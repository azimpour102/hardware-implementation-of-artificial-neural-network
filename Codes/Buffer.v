==> flow/design.v <==
module Buffer(input clk,write,writeloc, input [6:0]readloc,input [7:0]
  n1o,n2o,n3o,n4o,n5o,n6o,n7o,n8o,n9o,n10o, output reg[7:0]R);
  reg [7:0]no[0:19];
  always@(posedge clk) begin
    if(write == 1)begin
        no[writeloc*10]<=n1o;
        no[writeloc*10+1]<=n2o;
        no[writeloc*10+2]<=n3o;
        no[writeloc*10+3]<=n4o;
        no[writeloc*10+4]<=n5o;
        no[writeloc*10+5]<=n6o;
        no[writeloc*10+6]<=n7o;
        no[writeloc*10+7]<=n8o;
        no[writeloc*10+8]<=n9o;
        no[writeloc*10+9]<=n10o;
    end
  if(readloc==62)
    R<=8'd127;
  else if(readloc<62 && readloc>19)
    R<=8'b00000000;
  else
    R<=no[readloc];
  end
endmodule
* Tool chain data of Buffer *
What the tools print for Buffer, step after step.
Line numbers count from 1 in the design file above.
Operators carry their Yosys type and port widths (W data, S select, Z words).
Library cell names are shortened.
The mark -- stands for no value.

inputs
  top module = Buffer
  clock = clk
  standard-cell library = sky130hd
  timing corner = tt_025C_1v80

* Word-level counts *
Source: Yosys, flattened and elaborated, memories not mapped. Widths are those after wreduce. Registers that Yosys merges into a memory's read port (data or address) are not register bits. Print and check cells do not count. Equal cells are merged and count once.
Yosys's memory passes give these memory sizes; they may raise the number of words (mostly to a power of two), join words into wider ones and drop unused or constant bits.

cells by class
  $add $sub $neg = 9
  equality and inequality tests = 1
  $mul = 1
  reduce/logical cells = 2
  order comparisons = 2
  multiplexer cells = 22

operator list
  operator               number
  $mux W8                10
  $mux W5                10
  $add A5 B3 Y5 const B  4
  $add A5 B2 Y5 const B  2
  $add A5 B4 Y5 const B  2
  $gt A7 B5 Y1 const B   1
  $lt A7 B6 Y1 const B   1
  $eq A7 B6 Y1 const B   1
  $mux W7                1
  $add A5 B1 Y5 const B  1
  $mul A1 B3 Y4 const B  1
  $reduce_or A2 Y1       1
  $logic_and A1 B1 Y1    1
  $mux W1                1

word-level totals
  input port bits = 90
  memories = 1
  RAM bits = 160
  register bits after elaboration = 8

memory list
  name  words  width  read ports  wr ports  RTL line  RTL
  no    20     8      1           10        3         reg [7:0]no[0:19];

* Logic depth *
Depth = most cells in a row (Yosys ltp): at word level without a register or memory, in the mapped netlist without a sequential cell, where the memories' decode and read muxes count.

depth
  word-level depth = 3
  ABC_AREA = 0
  mapped depth = 7
  depth with buffers taken out = 4

* Mapped cells and area *
Source: synth_stat.txt of the flow (Yosys; design flattened, memories mapped). It holds for the ABC_AREA given above (unset counts as 0); a run with the other value may have another netlist.
Totals and module areas in this step are rounded.

cell types
  cell type  number
  edfxtp_1   160
  mux4_2     27
  nand2_1    146
  a21o_1     64
  dfxtp_1    8
  mux2i_1    15
  mux4_1     5
  nor2b_1    17
  a21oi_1    19
  buf_2      13
  o221ai_1   6
  nand2b_1   8
  a22oi_1    6
  buf_6      3
  clkbuf_1   8
  buf_4      3
  mux2_2     2
  nor4_4     1

Not listed: further types 20, cells in them 29.

synthesis totals
  mapped area = 7620 sq um
  mapped cells = 540
  flip-flop cells = 168
  area of sequential cells = 4960 sq um

* Timing after synthesis *
OpenSTA on the mapped netlist: ideal clock, no wires. The path of least setup slack (recovery checks aside). Input and output delay are each 20% of the period. Register names are those of the netlist, which keeps one name where synthesis merged equal registers.

path post-synthesis
  kind = in2reg
  from = input writeloc
  to = memory no[10][0]
  setup slack = 1.596 ns
  period = 5.83 ns
  launch time at the first pin = 1.166 ns
  arrival = 3.758 ns
  external input delay = 1.166 ns
  stages on the path = 3
  data required time = 5.354 ns
  path delay = 3.068 ns
  period reached after synthesis = 4.234 ns

"path delay" is the arrival time less input delay plus setup time.
"stages on the path": output pins that drive a net of the path, with the launching flip-flop's if there is one; two outputs of one cell count as two.
"period reached after synthesis" is the clock period less the worst setup slack; recovery checks do not enter. This is arithmetic on one report: input and output delays are still those of the set period (20% each).
Between the ends stands the longest chain of elaborated cells between them, by number of cells; it is not shown to be the way that was timed. Of several equally long chains one is given.
Each line given opens the expression or statement behind the cell; cells for indexed reads and writes are added by Yosys, which also makes memories of some case tables.

between the ends, post-synthesis
  path through = nand2_1 -> inv_1 -> clkbuf_1
  cells in the longest elaborated chain = 3
  elaborated cells on any way between the ends = 20

RTL lines, path post-synthesis
  what                RTL line  RTL
  start: declaration  1         module Buffer(input clk,write,writeloc, input [6:0]readloc,input [7:0]
  $mul A1 B3 Y4       7         no[writeloc*10+1]<=n2o;
  $add A5 B1 Y5       7
  $mux W5             5         if(write == 1)begin
  end: declaration    3         reg [7:0]no[0:19];

* Timing after layout *
From the final timing report of flow run 1: the path of least setup slack in the routed layout; clock arrival at registers is part of the times.

path post-layout
  kind = in2reg
  from = input writeloc
  to = memory no[13][5]
  setup slack = 1.76 ns
  external input delay = 1.07 ns
  data required time = 5.62 ns
  stages on the path = 7
  launch time at the first pin = 1.07 ns
  period = 5.33 ns
  arrival = 3.87 ns

Between the ends stands the longest chain of elaborated cells between them, by number of cells; it is not shown to be the way that was timed. Of several equally long chains one is given.

between the ends, post-layout
  path through = clkdlybuf4s50_1 -> nand2_1 -> inv_1 -> clkbuf_1 -> buf_1 -> nand2_1 -> nand2_1
  cells in the longest elaborated chain = 3
  elaborated cells on any way between the ends = 20

RTL lines, path post-layout
  what                RTL line  RTL
  start: declaration  1         module Buffer(input clk,write,writeloc, input [6:0]readloc,input [7:0]
  $mul A1 B3 Y4       7         no[writeloc*10+1]<=n2o;
  $add A5 B1 Y5       7
  $mux W5             5         if(write == 1)begin
  end: declaration    3         reg [7:0]no[0:19];

--- measured runs ---
Flow measurements of Buffer on sky130hd: 2 stored runs with different settings, listed in no order. Input and output delays are each 20% of the period that was set; the output load is 0.01 pF.
"clock period reached" = clock period - worst setup slack. The figure is calculated, with input and output delays left at 20% of the set period.
"worst path time" is the time allowed to the run's worst setup path (the clock period less input and output delay, where it has them) less its slack. Clock arrival times count: a late capture clock shortens it, a late launch clock lengthens it.
"total power after layout" is the tool's figure for a default switching activity; nothing was simulated.
Values from the reports are rounded here.
A setting shown as - is not set for that run.

name                                            flow run 1  flow run 2
period_ns                                       5.33        7.36
CORE_UTILIZATION                                20          55
SETUP_SLACK_MARGIN                              1.56        -0.29
PLACE_DENSITY_LB_ADDON                          0.09        0.15
HOLD_SLACK_MARGIN                               0.26        -
GPL_TIMING_DRIVEN                               0           -
CTS_CLUSTER_DIAMETER                            32          52
CAP_MARGIN                                      10          40
MIN_ROUTING_LAYER                               met2        -
MAX_ROUTING_LAYER                               met5        met4
CORE_MARGIN                                     2           2
SLEW_MARGIN                                     20          20
TNS_END_PERCENT                                 -           40
ABC_AREA                                        -           1
total negative slack (ns)                       0.000       0.000
clock period reached (ns)                       3.572       3.728
worst slack on setup checks (ns)                1.76        3.63
final worst hold slack (ns)                     0.806       0.695
worst path time (ns)                            2.51        2.26
worst setup path kind                           in2reg      in2reg
standard-cell area of the final layout (sq um)  9880        9450
overall die area (sq um)                        39700       15200
total power after layout (µW)                   3270        2240
utilization in the final report (%)             26.3        68.1
area of the synthesized netlist (sq um)         7620        7810
--- end ---
